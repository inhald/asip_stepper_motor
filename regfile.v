==> flow/design.v <==
module regfile (input clk, reset_n, write, input [7:0] data, input [1:0] select0, select1, wr_select,
				output reg [7:0] selected0, selected1, output [7:0] delay, position, register0);
  reg [7:0] reg0  ;
  reg [7:0] reg1  ;
  reg [7:0] reg2  ;
  reg [7:0] reg3  ;
  assign register0 = reg0;
  assign position = reg2;
  assign delay = reg3;
  always @(*) begin
    case (select0)
      2'h0: selected0 = reg0; 
      2'h1: selected0 = reg1;
      2'h2: selected0 = reg2;
      2'h3: selected0 = reg3;
      default: selected0 = reg0;
    endcase
    case (select1)
      2'h0: selected1 = reg0;
      2'h1: selected1 = reg1;
      2'h2: selected1 = reg2;
      2'h3: selected1 = reg3;
      default: selected1 = reg1;
    endcase
  end
  always @(posedge clk) begin
    if(!reset_n) begin
      reg0 <= 8'h00;
      reg1 <= 8'h00;
      reg2 <= 8'h00;
      reg3 <= 8'h00;
    end else if (write) begin
      case (wr_select) 
        2'h0: reg0 <= data;
        2'h1: reg1 <= data;
        2'h2: reg2 <= data;
        2'h3: reg3 <= data;
        default: reg0 <= data;
      endcase
    end
  end
endmodule
From RTL to reports: regfile
Tool output for the design above, in the order of the flow.
Line numbers count from 1 in the design file above.
Operators: Yosys type, input widths -> output width; for muxes data width and select width s.
Cell names lack the library's common part.
{"block": "setup", "top_module": "regfile", "clock_port": "clk", "library": "sky130hd", "pvt_corner": "tt_025C_1v80"}

After elaboration
Source: Yosys, flattened and elaborated, memories not mapped. Widths are those after wreduce. Registers that Yosys merges into a memory's read port (data or address) are not register bits. Print and check cells do not count. Equal cells are merged and count once.
{"block": "bits", "output_inout_bits": 40, "register_bits": 32, "elab_cells": 22, "in_bits": 17}
{"block": "op_classes", "reduce_logical": 7, "equal": 9, "muxes": 2}
{"block": "op_table", "operator": "$pmux 8 s4", "n": 2}
{"block": "op_table", "operator": "$eq 2x2->1 const B", "n": 6}
{"block": "op_table", "operator": "$reduce_and 2->1", "n": 4}
{"block": "op_table", "operator": "$eq 2x1->1 const B", "n": 3}
{"block": "op_table", "operator": "$logic_not 2->1", "n": 3}

Logic depth
Depth = most cells in a row (Yosys ltp): at word level without a register or memory, in the mapped netlist without a sequential cell, where the memories' decode and read muxes count.
{"block": "logic_depth", "word_depth": 2, "abc_area": 0, "mapped_depth": 3, "mapped_depth_nobuf": 2}

Netlist
The flow's flattened synthesis, as Yosys stat reports it; memories are mapped. The netlist is that of the ABC_AREA named above (0 if unset); the other value can give another one.
{"block": "by_type", "cell": "dfxtp_1", "n": 32, "area_total_um2": 640.614}
{"block": "by_type", "cell": "mux4_2", "n": 16, "area_total_um2": 360.346}
{"block": "by_type", "cell": "mux2i_1", "n": 32, "area_total_um2": 320.307}
{"block": "by_type", "cell": "nand2_1", "n": 40, "area_total_um2": 150.144}
{"block": "by_type", "cell": "buf_2", "n": 4, "area_total_um2": 20.019}
{"block": "by_type", "cell": "clkbuf_1", "n": 4, "area_total_um2": 15.014}
{"block": "by_type", "cell": "buf_6", "n": 1, "area_total_um2": 11.261}
{"block": "by_type", "cell": "and3b_1", "n": 1, "area_total_um2": 8.758}
{"block": "by_type", "cell": "or3b_1", "n": 1, "area_total_um2": 8.758}
{"block": "by_type", "cell": "buf_1", "n": 2, "area_total_um2": 7.507}
{"block": "by_type", "cell": "nand3b_1", "n": 1, "area_total_um2": 7.507}
{"block": "by_type", "cell": "nand3_1", "n": 1, "area_total_um2": 5.005}
{"block": "mapped", "area_um2": 1555.2, "ffs": 32, "buffers": 11, "mapped_cells": 135, "seq_area_um2": 640.6}

Path before layout
OpenSTA on the mapped netlist: ideal clock, no wires. The path of least setup slack (recovery checks aside). Input and output delay are each 20% of the period. Register names are those of the netlist, which keeps one name where synthesis merged equal registers.
{"block": "synth_path", "path_kind": "input -> output", "start": "in select0[1]", "end": "out selected0[0]", "t_required_ns": 1.320, "stages": 2, "delay_ns": 0.788, "tclk_ns": 1.65, "t_first_pin_ns": 0.330, "out_delay_ns": 0.330, "setup_slack_ns": 0.202, "n_path_buf": 1, "in_delay_ns": 0.330, "arrival_time_ns": 1.118, "period_less_setup_slack_ns": 1.448}
"delay_ns" is the arrival time less input delay plus setup time.
At an output port there is no setup time.
"stages" counts driving pins, that of a launching flip-flop among them; a cell with two outputs on the path counts twice.
"period_less_setup_slack_ns" is the clock period less the worst setup slack; recovery checks do not enter. This is arithmetic on one report: input and output delays are still those of the set period (20% each).
The rows between start and end are the longest chain of elaborated cells between them; the timing report does not say that the signal goes this way. Where chains are equally long, one stands for them.
Each line given opens the expression or statement behind the cell; cells for indexed reads and writes are added by Yosys, which also makes memories of some case tables.
{"block": "synth_via", "cell_sequence": "buf_2 > mux4_2", "elab_chain_cells": 2, "cells_between": 5, "cone_lines": 1, "classes_between": "3 x eq/ne; 1 x mux; 1 x reduce/logical"}
{"block": "synth_lines", "item": "from (decl)", "line": 1, "rtl": "module regfile (input clk, reset_n, write, input [7:0] data, input [1:0] select0, select1, wr_select,"}
{"block": "synth_lines", "item": "$eq 2x2->1", "line": 11, "rtl": "case (select0)"}
{"block": "synth_lines", "item": "$pmux 8 s4", "line": 11}
{"block": "synth_lines", "item": "to (decl)", "line": 2, "rtl": "output reg [7:0] selected0, selected1, output [7:0] delay, position, register0);"}

Timing after layout
Path of least setup slack in the final report of run A (OpenROAD, finished layout, wires in). Where an end is a register, its clock arrival counts in the times.
{"block": "layout_path", "path_kind": "register -> output", "start": "reg reg3[6]", "end": "out selected1[6]", "tclk_ns": 1.53, "stages": 3, "t_first_pin_ns": 0.29, "arrival_time_ns": 1.26, "setup_slack_ns": -0.04, "n_path_buf": 1, "t_required_ns": 1.22, "out_delay_ns": 0.31}
The rows between start and end are the longest chain of elaborated cells between them; the timing report does not say that the signal goes this way. Where chains are equally long, one stands for them.
{"block": "layout_via", "cell_sequence": "dfxtp_2 > mux4_2 > buf_6", "elab_chain_cells": 1, "cells_between": 1, "cone_lines": 1, "classes_between": "1 x mux"}
{"block": "layout_lines", "item": "from (decl)", "line": 6, "rtl": "reg [7:0] reg3  ;"}
{"block": "layout_lines", "item": "from (assign)", "line": 31, "rtl": "reg3 <= 8'h00;"}
{"block": "layout_lines", "item": "from (assign)", "line": 37, "rtl": "2'h3: reg3 <= data;"}
{"block": "layout_lines", "item": "$pmux 8 s4", "line": 18, "rtl": "case (select1)"}
{"block": "layout_lines", "item": "to (decl)", "line": 2, "rtl": "output reg [7:0] selected0, selected1, output [7:0] delay, position, register0);"}

## Implementation results

Top module regfile; platform sky130hd; tools Yosys and OpenROAD; 2 stored runs in no particular order. Input and output delays are each 20% of the period that was set; the output load is 0.01 pF.
"period_less_ws_ns" = clock period - worst setup slack. The figure is calculated, with input and output delays left at 20% of the set period.
By "timing.worst_path_ns" is meant the share of the clock period that the worst setup path is allowed (20% is reserved at inputs, 20% at outputs), minus its slack. Clock arrival times at its registers enter into it.
By "power.total_w" is meant OpenSTA's value without simulated activity: inputs other than the clock are taken to toggle once in ten clock periods, and the tool carries that through the logic.

Run A
==> flow/run.sh <==
#!/bin/bash
# the make line also repeats the synthesis and layout settings of config.mk as NAME=value (left out here)
make -C /OpenROAD-flow-scripts/flow DESIGN_CONFIG=/design/flow/config.mk WORK_HOME=/design/flow/orfs CLKGATE_MAP_FILE= finish
==> flow/config.mk <==
export PLATFORM = sky130hd
export DESIGN_NAME = regfile
export DESIGN_NICKNAME = regfile
export VERILOG_FILES = /design/flow/design.v
export SDC_FILE = /design/flow/constraint.sdc
export NUM_CORES = 4
export LEC_CHECK = 0
export CAP_MARGIN = 20
export CELL_PAD_IN_SITES_GLOBAL_PLACEMENT = 2
export CORE_MARGIN = 2
export CORE_UTILIZATION = 42
export CTS_CLUSTER_DIAMETER = 370
export CTS_CLUSTER_SIZE = 72
export GPL_TIMING_DRIVEN = 0
export HOLD_SLACK_MARGIN = 0.03
export MAX_ROUTING_LAYER = met4
export MIN_ROUTING_LAYER = met2
export PLACE_DENSITY = 0.77
export SETUP_SLACK_MARGIN = 0.11
export SLEW_MARGIN = 20
==> flow/constraint.sdc <==
create_clock -name core_clock -period 1.53 [get_ports {clk}]
set_input_delay 0.3060 -clock core_clock [delete_from_list [all_inputs] [get_ports {clk}]]
set_output_delay 0.3060 -clock core_clock [all_outputs]
set_load 0.01 [all_outputs]

==> results of run A, as JSON <==
{
  "power.total_w": 0.001814,
  "timing.worst_path_ns": 1.26,
  "path_kind": "register -> output",
  "final_setup_ws_ns": -0.036,
  "util_frac": 0.617,
  "post_route_stdcell_area_um2": 2224.6,
  "fin_tns_ns": -0.160,
  "period_less_ws_ns": 1.566,
  "total_die_area_um2": 4205.5,
  "synthArea_um2": 1555.2,
  "final_hold_ws_ns": 0.473
}

Run B
==> flow/run.sh <==
#!/bin/bash
# the make line also repeats the synthesis and layout settings of config.mk as NAME=value (left out here)
make -C /OpenROAD-flow-scripts/flow DESIGN_CONFIG=/design/flow/config.mk WORK_HOME=/design/flow/orfs CLKGATE_MAP_FILE= finish
==> flow/config.mk <==
export PLATFORM = sky130hd
export DESIGN_NAME = regfile
export DESIGN_NICKNAME = regfile
export VERILOG_FILES = /design/flow/design.v
export SDC_FILE = /design/flow/constraint.sdc
export NUM_CORES = 4
export LEC_CHECK = 0
export ABC_AREA = 1
export CAP_MARGIN = 20
export CELL_PAD_IN_SITES_DETAIL_PLACEMENT = 1
export CORE_MARGIN = 2
export CORE_UTILIZATION = 25
export CTS_CLUSTER_SIZE = 97
export GPL_TIMING_DRIVEN = 0
export MAX_ROUTING_LAYER = met4
export PLACE_DENSITY_LB_ADDON = 0.1
export SETUP_SLACK_MARGIN = 0.08
export SLEW_MARGIN = 20
==> flow/constraint.sdc <==
create_clock -name core_clock -period 1.49 [get_ports {clk}]
set_input_delay 0.2980 -clock core_clock [delete_from_list [all_inputs] [get_ports {clk}]]
set_output_delay 0.2980 -clock core_clock [all_outputs]
set_load 0.01 [all_outputs]

==> results of run B, as JSON <==
{
  "power.total_w": 0.002219,
  "timing.worst_path_ns": 0.81,
  "path_kind": "input -> output",
  "final_setup_ws_ns": 0.080,
  "util_frac": 0.395,
  "post_route_stdcell_area_um2": 2866.5,
  "fin_tns_ns": 0.000,
  "period_less_ws_ns": 1.410,
  "total_die_area_um2": 8231.9,
  "synthArea_um2": 1880.6,
  "final_hold_ws_ns": 0.460
}
