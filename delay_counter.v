==> flow/design.v <==
module delay_counter (input clk, reset_n, start, enable, input [7:0] delay, output reg done);
parameter BASIC_PERIOD=20'd500000;    
reg [7:0] down_count;
reg [19:0] timer;
	always@(posedge clk) begin
		if (!reset_n) begin
			timer <= 20'b0;
			down_count <= 8'b00000001;
			done <= 8'b0;
		end
		else if (start == 1'b1) begin
			timer <= 20'd0;
			down_count <= delay;
			done <= 0;
		end
		else if (enable == 1'b1) begin
			if (timer < BASIC_PERIOD) begin
				timer <= timer + 20'd1;
			end
			else begin
				down_count <= down_count - 8'b1;
				if (down_count == 0) begin
					done <= 1'b1;
				end
				timer <= 20'd0;
			end
		end
	end
endmodule
Tool chain data of delay_counter

Tool output for the design above, in the order of the flow.
Lines are those of the file above, counted from 1.
A cell with - has no value.

Top: delay_counter
Clock input: clk
Standard-cell library: sky130hd
Timing corner: tt_025C_1v80

Word level

Counts by Yosys on the flattened word-level netlist (proc, flatten, opt, wreduce; memories kept). Register bits leave out memories and registers merged into their read ports (data or address). Print and check cells are left out. Cells with the same type and inputs are merged into one.

Add/subtract/negate cells: 2
Order comparisons: 1
Equality and inequality tests: 1
Muxes and demuxes: 4
Bitwise gates (word level): 2
Reduce/logical cells: 5

Operators with widths:

| cell                                                                            | number |
| 8-bit two-way mux                                                               | 3 |
| 20-bit by 1-bit adder with 20-bit output (second input constant)                | 1 |
| 20-bit by 19-bit less-than comparator with 1-bit output (second input constant) | 1 |
| 20-bit two-way mux                                                              | 1 |
| 8-bit by 1-bit subtractor with 8-bit output (second input constant)             | 1 |
| 8-bit logical NOT                                                               | 1 |
| 3-bit AND reduction                                                             | 1 |
| 1-bit inverter                                                                  | 2 |
| 2-bit inequality test (second input constant)                                   | 1 |
| 2-bit AND reduction                                                             | 1 |
| 2-bit nonzero test                                                              | 1 |
| 2-bit OR reduction                                                              | 1 |

Bits in registers: 29
Bits of input ports: 12
Output and inout bits: 1
Word-level cells: 18

Logic depth

Yosys ltp: most cells in a row. Word level: on the elaborated netlist, between registers, memories and ports. Mapped: between sequential cells and ports; inverters and the memories' decode and read muxes count.

Depth after elaboration: 4
ABC_AREA: 0
Mapped depth: 6
Depth with buffers taken out: 6

After synthesis

Yosys stat after the flow's synthesis: flattened, memories mapped to cells. It holds for the ABC_AREA given above (unset counts as 0); a run with the other value may have another netlist.
Totals and module areas in this step are rounded.

Standard cells after synthesis: 175
Synthesis area: 1600 µm²
Mapped flip-flops: 29
Buffers: 8

Cell types:

| type                       | number |
| sky130_fd_sc_hd__dfxtp_1   | 29 |
| sky130_fd_sc_hd__xnor2_1   | 11 |
| sky130_fd_sc_hd__nor2_1    | 16 |
| sky130_fd_sc_hd__a2bb2oi_1 | 6 |
| sky130_fd_sc_hd__buf_6     | 4 |
| sky130_fd_sc_hd__o311ai_0  | 5 |
| sky130_fd_sc_hd__xor2_1    | 5 |
| sky130_fd_sc_hd__nand3_1   | 8 |
| sky130_fd_sc_hd__ha_1      | 3 |
| sky130_fd_sc_hd__nand4_1   | 6 |
| sky130_fd_sc_hd__nor4_1    | 6 |
| sky130_fd_sc_hd__nor3_1    | 7 |
| sky130_fd_sc_hd__nand2b_1  | 5 |
| sky130_fd_sc_hd__or3_1     | 5 |
| sky130_fd_sc_hd__a21oi_1   | 6 |
| sky130_fd_sc_hd__a2111oi_4 | 1 |
| sky130_fd_sc_hd__nand2_1   | 7 |
| sky130_fd_sc_hd__inv_1     | 6 |

Not listed: further types 27, cells in them 39.

Timing after synthesis

Source: OpenSTA report_checks on the synthesized netlist (no wires, ideal clock, input and output delay 20% of the period each), path of least setup slack; recovery checks are left aside. Register names are those of the netlist, which keeps one name where synthesis merged equal registers.

Path kind: register to register
From: register down_count[0]
To: register down_count[6]
Clock period: 2.03 ns
Setup time: 0.129 ns
Data arrival time: 1.798 ns
Slack: 0.103 ns
Path delay: 1.927 ns
Stages on the path: 7
Synthesis period reached: 1.927 ns

"path delay" = arrival - input delay + setup time.
"stages on the path" counts driving pins, that of a launching flip-flop among them; a cell with two outputs on the path counts twice.
"synthesis period reached" is the clock period less the worst setup slack; recovery checks do not enter. This is arithmetic on one report: input and output delays are still those of the set period (20% each).
Between the ends stands the longest chain of elaborated cells between them, by number of cells; it is not shown to be the way that was timed. Of several equally long chains one is given.
A line is the first line of the expression or statement that the cell stems from. Yosys adds cells for indexed reads and writes and turns some case tables into memories.
A register here has more assigning lines than the two given.

Cell sequence: sky130_fd_sc_hd__dfxtp_1 > sky130_fd_sc_hd__inv_1 > sky130_fd_sc_hd__ha_1 > sky130_fd_sc_hd__or4b_2 > sky130_fd_sc_hd__o21a_1 > sky130_fd_sc_hd__o311ai_0 > sky130_fd_sc_hd__a2bb2oi_2
Cells in the longest elaborated chain: 4

Ends and longest elaborated chain, post-synthesis:

| element                                     | line | RTL |
| from (decl)                                 | 3    | `reg [7:0] down_count;` |
| from (assign)                               | 13   | `down_count <= delay;` |
| from (assign)                               | 21   | `down_count <= down_count - 8'b1;` |
| 8-bit by 1-bit subtractor with 8-bit output | 21   |  |
| 8-bit two-way mux                           | 17   | `if (timer < BASIC_PERIOD) begin` |
| 8-bit two-way mux                           | 16   | `else if (enable == 1'b1) begin` |
| 8-bit two-way mux                           | 11   | `else if (start == 1'b1) begin` |
| to (assign)                                 | 13   |  |
| to (assign)                                 | 21   |  |
| to (decl)                                   | 3    |  |

Path in the finished layout

Path of least setup slack in the final report of run 1 (OpenROAD, finished layout, wires in). Where an end is a register, its clock arrival counts in the times.

Path kind: register to register
From: register timer[9]
To: register down_count[7]
Clock period: 2.28 ns
Setup time: 0.12 ns
Data arrival time: 2.30 ns
Slack: 0.19 ns
Stages on the path: 6

Between the ends stands the longest chain of elaborated cells between them, by number of cells; it is not shown to be the way that was timed. Of several equally long chains one is given.
A register here has more assigning lines than the two given.

Cell sequence: sky130_fd_sc_hd__dfxtp_1 > sky130_fd_sc_hd__buf_6 > sky130_fd_sc_hd__or4_4 > sky130_fd_sc_hd__a2111oi_4 > sky130_fd_sc_hd__o21ai_1 > sky130_fd_sc_hd__a2bb2oi_1
Cells in the longest elaborated chain: 4

Ends and longest elaborated chain, post-layout:

| element                                                 | line | RTL |
| from (decl)                                             | 4    | `reg [19:0] timer;` |
| from (assign)                                           | 7    | `timer <= 20'b0;` |
| from (assign)                                           | 18   | `timer <= timer + 20'd1;` |
| 20-bit by 19-bit less-than comparator with 1-bit output | 17   | `if (timer < BASIC_PERIOD) begin` |
| 8-bit two-way mux                                       | 17   |  |
| 8-bit two-way mux                                       | 16   | `else if (enable == 1'b1) begin` |
| 8-bit two-way mux                                       | 11   | `else if (start == 1'b1) begin` |
| to (assign)                                             | 13   | `down_count <= delay;` |
| to (assign)                                             | 21   | `down_count <= down_count - 8'b1;` |
| to (decl)                                               | 3    | `reg [7:0] down_count;` |

# Flow runs of delay_counter

Flow measurements of delay_counter on sky130hd: 2 stored runs with different settings, listed in no order. Input and output delays are each 20% of the period that was set; the output load is 0.01 pF.
"clock period achieved" means the clock period less the worst setup slack. The figure is calculated, with input and output delays left at 20% of the set period.
"time on the worst setup path" is the time allowed to the run's worst setup path (the clock period less input and output delay, where it has them) less its slack. Clock arrival times count: a late capture clock shortens it, a late launch clock lengthens it.
By "overall power" is meant OpenSTA's value without simulated activity: inputs other than the clock are taken to toggle once in ten clock periods, and the tool carries that through the logic.
Measured values are rounded.
A setting shown as n/a is not set for that run.

| item                                                    | run 1                | run 2             |
| period_ns                                               | 2.28                 | 2.58              |
| CORE_UTILIZATION                                        | 47                   | 41                |
| CORE_MARGIN                                             | 10                   | 2                 |
| CELL_PAD_IN_SITES_GLOBAL_PLACEMENT                      | 1                    | 1                 |
| CELL_PAD_IN_SITES_DETAIL_PLACEMENT                      | 0                    | 2                 |
| GPL_TIMING_DRIVEN                                       | 0                    | n/a               |
| CTS_CLUSTER_SIZE                                        | 42                   | n/a               |
| SLEW_MARGIN                                             | 20                   | 20                |
| MAX_ROUTING_LAYER                                       | met4                 | met4              |
| CAP_MARGIN                                              | 20                   | 20                |
| SETUP_SLACK_MARGIN                                      | n/a                  | 0.43              |
| PLACE_DENSITY_LB_ADDON                                  | n/a                  | 0.17              |
| GPL_ROUTABILITY_DRIVEN                                  | n/a                  | 1                 |
| CTS_CLUSTER_DIAMETER                                    | n/a                  | 207               |
| MIN_ROUTING_LAYER                                       | n/a                  | met2              |
| Yosys chip area after synthesis (µm²)                   | 1600                 | 1600              |
| area inside the die boundary (µm²)                      | 6100                 | 4400              |
| area of the standard cells in the finished layout (µm²) | 1800                 | 1900              |
| worst setup slack after layout (ns)                     | 0.19                 | 0.40              |
| total negative slack (ns)                               | 0.000                | 0.000             |
| smallest hold slack (ns)                                | 0.45                 | 0.48              |
| overall power (µW)                                      | 970                  | 1000              |
| clock period achieved (ns)                              | 2.094                | 2.184             |
| time on the worst setup path (ns)                       | 2.09                 | 1.67              |
| worst setup path kind                                   | register to register | input to register |
